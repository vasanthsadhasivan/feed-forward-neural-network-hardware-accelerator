==> flow/design.v <==
`timescale 1ns / 1ps
    typedef logic[32 - 1:0] data;
    typedef data ARR[3];
    typedef ARR VAL_MATRIX[3];
    typedef ARR W_MATRIX[3];
    typedef VAL_MATRIX VAL_MATRIX_FILE[3];
    typedef W_MATRIX W_MATRIX_FILE[3-1];
module ControlUnit(
    input CLK,
    input RST,
    input done,
    input train,
    output logic valid,
    output logic y_RAM_rw,
    output logic d_RAM_rw,
    output logic delta_w_gen_gen,
    output data learning_rate,
    output logic d_gen_read,
    output logic w_RAM_rw,
    output logic wT_RAM_rw,
    output integer column_index,
    output integer y_RAM_layer_index,
    output integer d_RAM_layer_index,
    output integer d_gen_layer_index,
    output integer w_RAM_layer_index,
    output integer wT_RAM_layer_index,
    output integer y_RAM_neuron_index,
    output integer d_RAM_neuron_index,
    output integer d_gen_neuron_index,
    output integer w_RAM_neuron_index,
    output integer wT_RAM_neuron_index
    );
    typedef enum logic[3:0] {INIT, 
                         Read_Neurons, 
                         Write_Neurons, 
                         Next_Layer, 
                         d_Generation_INIT, 
                         d_Generation,
                         delta_W_Generation,
                         W_Update,
                         Previous_Layer,
                         Load_New_IO} state_t;
    state_t state = INIT;
    integer pass = 0;
    integer layer_index = 0;
    integer neuron_index = 0;
    always @ (posedge(CLK))
    begin
        if (RST)
            state <= INIT;
        else
            case (state)
                INIT:
                    if(done)
                    begin
                        layer_index <= 0;
                        neuron_index <= 0;
                        state <= INIT;
                    end
                    else
                    begin
                        layer_index <= 0;
                        neuron_index <= 0;
                        state <= Read_Neurons;
                    end
                Read_Neurons:
                    if(neuron_index < 3 - 1)
                        state <= Write_Neurons;
                    else
                        state <= Next_Layer;
                Write_Neurons:
                begin
                    state <= Read_Neurons;
                    neuron_index <= neuron_index + 1;
                end
                Next_Layer:
                begin
                    if(layer_index < 3 - 2)
                        state <= Read_Neurons;
                    else if(layer_index >= 3 - 2 && train)
                        state <= d_Generation_INIT;
                    else
                        state <= Load_New_IO;
                    layer_index <= layer_index + 1;
                    neuron_index <= 0;
                end
                d_Generation_INIT:
                    if(neuron_index < 3 - 1)
                        state <= d_Generation;
                    else
                        state <= Previous_Layer;
                d_Generation:
                    state <= delta_W_Generation;
                delta_W_Generation:
                    state <= W_Update;
                W_Update:
                begin
                    state <= d_Generation_INIT;
                    neuron_index <= neuron_index + 1;
                end
                Previous_Layer:
                begin
                    if(layer_index > 1)
                        state <= d_Generation_INIT;
                    else
                        state <= Load_New_IO;
                    layer_index <= layer_index - 1;
                    neuron_index <= 0;
                end
                Load_New_IO:
                begin
                    state <= INIT;
                    pass <= pass + 1;
                end
            endcase
    end
    always @*
    begin
        case (state)
            INIT:
            begin
                valid               =  0;
                y_RAM_rw            =  0;
                d_RAM_rw            =  0;
                delta_w_gen_gen     =  0;
                learning_rate       =  0;
                d_gen_read          =  0;
                w_RAM_rw            =  0;
                wT_RAM_rw           =  0;
                column_index        =  0;
                y_RAM_layer_index   =  0;
                d_RAM_layer_index   =  0;
                d_gen_layer_index   =  0;
                w_RAM_layer_index   =  0;
                wT_RAM_layer_index  =  0;
                y_RAM_neuron_index  =  0;
                d_RAM_neuron_index  =  0;
                d_gen_neuron_index  =  0;
                w_RAM_neuron_index  =  0;
                wT_RAM_neuron_index =  0;
            end
            Read_Neurons:
            begin
                valid               =  0;
                y_RAM_rw            =  0;
                d_RAM_rw            =  0;
                delta_w_gen_gen     =  0;
                learning_rate       =  0;
                d_gen_read          =  0;
                w_RAM_rw            =  0;
                wT_RAM_rw           =  0;
                column_index        =  0;
                y_RAM_layer_index   =  layer_index;
                d_RAM_layer_index   =  0;
                d_gen_layer_index   =  0;
                w_RAM_layer_index   =  layer_index;
                wT_RAM_layer_index  =  0;
                y_RAM_neuron_index  =  0;
                d_RAM_neuron_index  =  0;
                d_gen_neuron_index  =  0;
                w_RAM_neuron_index  =  neuron_index;
                wT_RAM_neuron_index =  0;
            end
            Write_Neurons:
            begin
                valid               =  0;
                y_RAM_rw            =  1;
                d_RAM_rw            =  0;
                delta_w_gen_gen     =  0;
                learning_rate       =  0;
                d_gen_read          =  0;
                w_RAM_rw            =  0;
                wT_RAM_rw           =  1;
                column_index        =  neuron_index;
                y_RAM_layer_index   =  layer_index + 1;
                d_RAM_layer_index   =  0;
                d_gen_layer_index   =  0;
                w_RAM_layer_index   =  0;
                wT_RAM_layer_index  =  layer_index;
                y_RAM_neuron_index  =  neuron_index;
                d_RAM_neuron_index  =  0;
                d_gen_neuron_index  =  0;
                w_RAM_neuron_index  =  0;
                wT_RAM_neuron_index =  0;
            end
            Next_Layer:
            begin
                valid               =  0;
                y_RAM_rw            =  0;
                d_RAM_rw            =  0;
                delta_w_gen_gen     =  0;
                learning_rate       =  0;
                d_gen_read          =  0;
                w_RAM_rw            =  0;
                wT_RAM_rw           =  0;
                column_index        =  0;
                y_RAM_layer_index   =  0;
                d_RAM_layer_index   =  0;
                d_gen_layer_index   =  0;
                w_RAM_layer_index   =  0;
                wT_RAM_layer_index  =  0;
                y_RAM_neuron_index  =  0;
                d_RAM_neuron_index  =  0;
                d_gen_neuron_index  =  0;
                w_RAM_neuron_index  =  0;
                wT_RAM_neuron_index =  0;
            end
            d_Generation_INIT:
            begin
                valid               =  0;
                y_RAM_rw            =  0;
                d_RAM_rw            =  0;
                delta_w_gen_gen     =  0;
                learning_rate       =  0;
                d_gen_read          =  0;
                w_RAM_rw            =  0;
                wT_RAM_rw           =  0;
                column_index        =  0;
                y_RAM_layer_index   =  layer_index;
                d_RAM_layer_index   =  layer_index + 1;
                d_gen_layer_index   =  0;
                w_RAM_layer_index   =  0;
                wT_RAM_layer_index  =  layer_index;
                y_RAM_neuron_index  =  0;
                d_RAM_neuron_index  =  0;
                d_gen_neuron_index  =  0;
                w_RAM_neuron_index  =  0;
                wT_RAM_neuron_index =  neuron_index;
            end
            d_Generation:
            begin
                valid               =  0;
                y_RAM_rw            =  0;              
                d_RAM_rw            =  0;              
                delta_w_gen_gen     =  0;              
                learning_rate       =  0;              
                d_gen_read          =  1;              
                w_RAM_rw            =  0;              
                wT_RAM_rw           =  0;              
                column_index        =  0;              
                y_RAM_layer_index   =  layer_index - 1;
                d_RAM_layer_index   =  0;              
                d_gen_layer_index   =  layer_index;    
                w_RAM_layer_index   =  0;              
                wT_RAM_layer_index  =  0;              
                y_RAM_neuron_index  =  0;              
                d_RAM_neuron_index  =  0;              
                d_gen_neuron_index  =  neuron_index;   
                w_RAM_neuron_index  =  0;              
                wT_RAM_neuron_index =  0;              
            end
            delta_W_Generation:
            begin
                valid               =  0;
                y_RAM_rw            =  0;
                d_RAM_rw            =  1;
                delta_w_gen_gen     =  1;
                learning_rate       =  'h200;
                d_gen_read          =  0;
                w_RAM_rw            =  0;
                wT_RAM_rw           =  0;
                column_index        =  0;
                y_RAM_layer_index   =  0;
                d_RAM_layer_index   =  layer_index;
                d_gen_layer_index   =  0;
                w_RAM_layer_index   =  layer_index - 1;
                wT_RAM_layer_index  =  0;
                y_RAM_neuron_index  =  0;
                d_RAM_neuron_index  =  neuron_index;
                d_gen_neuron_index  =  0;
                w_RAM_neuron_index  =  neuron_index;
                wT_RAM_neuron_index =  0;
            end
            W_Update:
            begin
                valid               =  0;
                y_RAM_rw            =  0;
                d_RAM_rw            =  0;
                delta_w_gen_gen     =  0;
                learning_rate       =  0;
                d_gen_read          =  0;
                w_RAM_rw            =  1;
                wT_RAM_rw           =  0;
                column_index        =  0;
                y_RAM_layer_index   =  0;
                d_RAM_layer_index   =  0;
                d_gen_layer_index   =  0;
                w_RAM_layer_index   =  layer_index - 1;
                wT_RAM_layer_index  =  0;
                y_RAM_neuron_index  =  0;
                d_RAM_neuron_index  =  0;
                d_gen_neuron_index  =  0;
                w_RAM_neuron_index  =  neuron_index;
                wT_RAM_neuron_index =  0;
            end
            Previous_Layer:
            begin
                valid               =  0;
                y_RAM_rw            =  0;
                d_RAM_rw            =  0;
                delta_w_gen_gen     =  0;
                learning_rate       =  0;
                d_gen_read          =  0;
                w_RAM_rw            =  0;
                wT_RAM_rw           =  0;
                column_index        =  0;
                y_RAM_layer_index   =  0;
                d_RAM_layer_index   =  0;
                d_gen_layer_index   =  0;
                w_RAM_layer_index   =  0;
                wT_RAM_layer_index  =  0;
                y_RAM_neuron_index  =  0;
                d_RAM_neuron_index  =  0;
                d_gen_neuron_index  =  0;
                w_RAM_neuron_index  =  0;
                wT_RAM_neuron_index =  0;
            end
            Load_New_IO:
            begin
                valid               =  1;
                y_RAM_rw            =  0;
                d_RAM_rw            =  0;
                delta_w_gen_gen     =  0;
                learning_rate       =  0;
                d_gen_read          =  0;
                w_RAM_rw            =  0;
                wT_RAM_rw           =  0;
                column_index        =  0;
                y_RAM_layer_index   =  0;
                d_RAM_layer_index   =  0;
                d_gen_layer_index   =  0;
                w_RAM_layer_index   =  0;
                wT_RAM_layer_index  =  0;
                y_RAM_neuron_index  =  0;
                d_RAM_neuron_index  =  0;
                d_gen_neuron_index  =  0;
                w_RAM_neuron_index  =  0;
                wT_RAM_neuron_index =  0;
            end
            default:
            begin
                valid               =  0;
                y_RAM_rw            =  0;
                d_RAM_rw            =  0;
                delta_w_gen_gen     =  0;
                learning_rate       =  0;
                d_gen_read          =  0;
                w_RAM_rw            =  0;
                wT_RAM_rw           =  0;
                column_index        =  0;
                y_RAM_layer_index   =  0;
                d_RAM_layer_index   =  0;
                d_gen_layer_index   =  0;
                w_RAM_layer_index   =  0;
                wT_RAM_layer_index  =  0;
                y_RAM_neuron_index  =  0;
                d_RAM_neuron_index  =  0;
                d_gen_neuron_index  =  0;
                w_RAM_neuron_index  =  0;
                wT_RAM_neuron_index =  0;
            end
        endcase
    end
endmodule
[Reports on ControlUnit]
The steps from the RTL of ControlUnit to its reports follow in flow order.
Line numbers count from 1 in the design file above.
Operators carry their Yosys type and port widths (W data, S select, Z words).
Library cell names are shortened.
Not given: --
Inputs
  design top: ControlUnit
  clock input: CLK
  library: sky130hd
  corner: tt_025C_1v80

[Elaborated design]
Counts by Yosys on the flattened word-level netlist (proc, flatten, opt, wreduce; memories kept). Register bits leave out memories and registers merged into their read ports (data or address). Print and check cells are left out.
Bit counts
  bits in registers: 68
  word-level cells: 58
Cells by class
  reduce/logical cells: 13
  equal/unequal tests: 9
  $add $sub $neg: 3
  $lt $le $gt $ge: 4
  mux-type cells: 25
  bitwise operators: 1
Operators by type and width (number)
  $mux W32: 7
  $pmux W32 S3: 2
  $pmux W32 S2: 3
  $add A32 B2 Y32 const B: 2
  $pmux W4 S10: 1
  $sub A32 B2 Y32 const B: 1
  $ge A32 B2 Y1 const B: 1
  $gt A32 B2 Y1 const B: 1
  $lt A32 B2 Y1 const B: 1
  $lt A32 B3 Y1 const B: 1
  $eq A4 B3 Y1 const B: 4
  $mux W4: 4
  $reduce_bool A10 Y1: 1
  $mux W10: 1
  $reduce_or A2 Y1: 4
  $eq A4 B2 Y1 const B: 2
  $eq A4 B4 Y1 const B: 2
  $mux W1: 7
  $reduce_or A3 Y1: 2
  $reduce_and A2 Y1: 2
  $eq A4 B1 Y1 const B: 1
  $logic_not A4 Y1: 1
  $reduce_bool A3 Y1: 1
  $reduce_bool A2 Y1: 1
  $logic_and A1 B1 Y1: 1
  $not A1 Y1: 1

[Logic depth]
Depth = most cells in a row (Yosys ltp): at word level without a register or memory, in the mapped netlist without a sequential cell, where the memories' decode and read muxes count.
Depth
  word-level depth: 5
  ABC_AREA: 0
  mapped depth: 11

[Synthesis result]
Yosys stat after the flow's synthesis: flattened, memories mapped to cells. It holds for the ABC_AREA given above (unset counts as 0); a run with the other value may have another netlist.
Mapped netlist
  sequential part of the area: 2001.9 sq um
  cell area after synthesis: 8605.8 sq um
  flip-flop cells: 68
  buffer cells: 203
  standard cells after synthesis: 1209
Cells by type
  edfxtp_1: number 64, total area 1.92E+03 sq um
  and3_1: number 132, total area 825.792 sq um
  buf_4: number 68, total area 510.49 sq um
  nor2_1: number 131, total area 491.722 sq um
  clkbuf_1: number 118, total area 442.925 sq um
  o21ai_0: number 83, total area 415.398 sq um
  and2_1: number 61, total area 381.616 sq um
  xnor2_1: number 41, total area 359.094 sq um
  a21oi_1: number 59, total area 295.283 sq um
  nand2_1: number 77, total area 289.027 sq um
  a221oi_1: number 31, total area 271.51 sq um
  nor2b_1: number 36, total area 225.216 sq um
  xor2_1: number 25, total area 218.96 sq um
  nand3_1: number 36, total area 180.173 sq um
  nor3_1: number 34, total area 170.163 sq um
  o22ai_1: number 25, total area 156.4 sq um
  or3_1: number 18, total area 112.608 sq um
  nand4_1: number 17, total area 106.352 sq um
Not listed: further types 47, cells in them 153.

[Timing after synthesis]
OpenSTA on the mapped netlist: ideal clock, no wires. The path of least setup slack (recovery checks aside). Input and output delay are each 20% of the period. Register names are those of the netlist, which keeps one name where synthesis merged equal registers.
Timing path post-synthesis
  kind: input port to flip-flop
  start: input port RST
  end: register neuron_index[0]
  buffers on the path: 0
  setup time: 461 ps
  delay of the path: 2741 ps
  arrival: 3152 ps
  path slack: 747 ps
  input delay: 872 ps
  clock period: 4360 ps
  stages on the path: 1
  synthesis period reached: 3613 ps
"delay of the path" = arrival - input delay + setup time.
"stages on the path" counts driving pins, that of a launching flip-flop among them; a cell with two outputs on the path counts twice.
"synthesis period reached" is the clock period less the worst setup slack; recovery checks do not enter. This is arithmetic on one report: input and output delays are still those of the set period (20% each).
The rows between start and end are the longest chain of elaborated cells between them; the timing report does not say that the signal goes this way. Where chains are equally long, one stands for them.
Each line given opens the expression or statement behind the cell; cells for indexed reads and writes are added by Yosys, which also makes memories of some case tables.
At most two assigning lines are given for a register; there are more.
Between the ends, post-synthesis
  path through: nor3_1
  length of the longest elaborated chain: 2
  elaborated cells between the ends (all ways): 2
  source lines of those cells: 0
  classes of those cells: 1 x logic; 1 x reduce/logical
RTL lines, path post-synthesis
  start, declared: line 10  | input RST,
  $not A1 Y1
  $reduce_and A2 Y1
  end, assigned: line 74  | neuron_index <= neuron_index + 1;
  end, assigned: line 99  | neuron_index <= neuron_index + 1;
  end, declared: line 46  | integer neuron_index = 0;

Top module ControlUnit; platform sky130hd; tools Yosys and OpenROAD; 2 stored runs in no particular order. Input and output delays are each 20% of the period that was set; the output load is 0.01 pF.

==> stored run 1: settings <==
{ "period_ns": 6.78, "CORE_UTILIZATION": 67, "SETUP_SLACK_MARGIN": 0.37, "PLACE_DENSITY_LB_ADDON": 0.26, "CELL_PAD_IN_SITES_DETAIL_PLACEMENT": 0, "TNS_END_PERCENT": 70, "CTS_CLUSTER_SIZE": 56, "MIN_ROUTING_LAYER": "met1", "CAP_MARGIN": 20, "CORE_MARGIN": 2, "SLEW_MARGIN": 20 }
==> stored run 1: results <==
no final report: placement broke off with FLW-0024

==> stored run 2: settings <==
{ "period_ns": 6.09, "CORE_UTILIZATION": 51, "PLACE_DENSITY": 0.85, "HOLD_SLACK_MARGIN": -0.01, "CELL_PAD_IN_SITES_DETAIL_PLACEMENT": 2, "TNS_END_PERCENT": 100, "GPL_TIMING_DRIVEN": 1, "CAP_MARGIN": 5, "CORE_MARGIN": 2, "SLEW_MARGIN": 20 }
==> stored run 2: results <==
no final report: placement broke off with a tool error
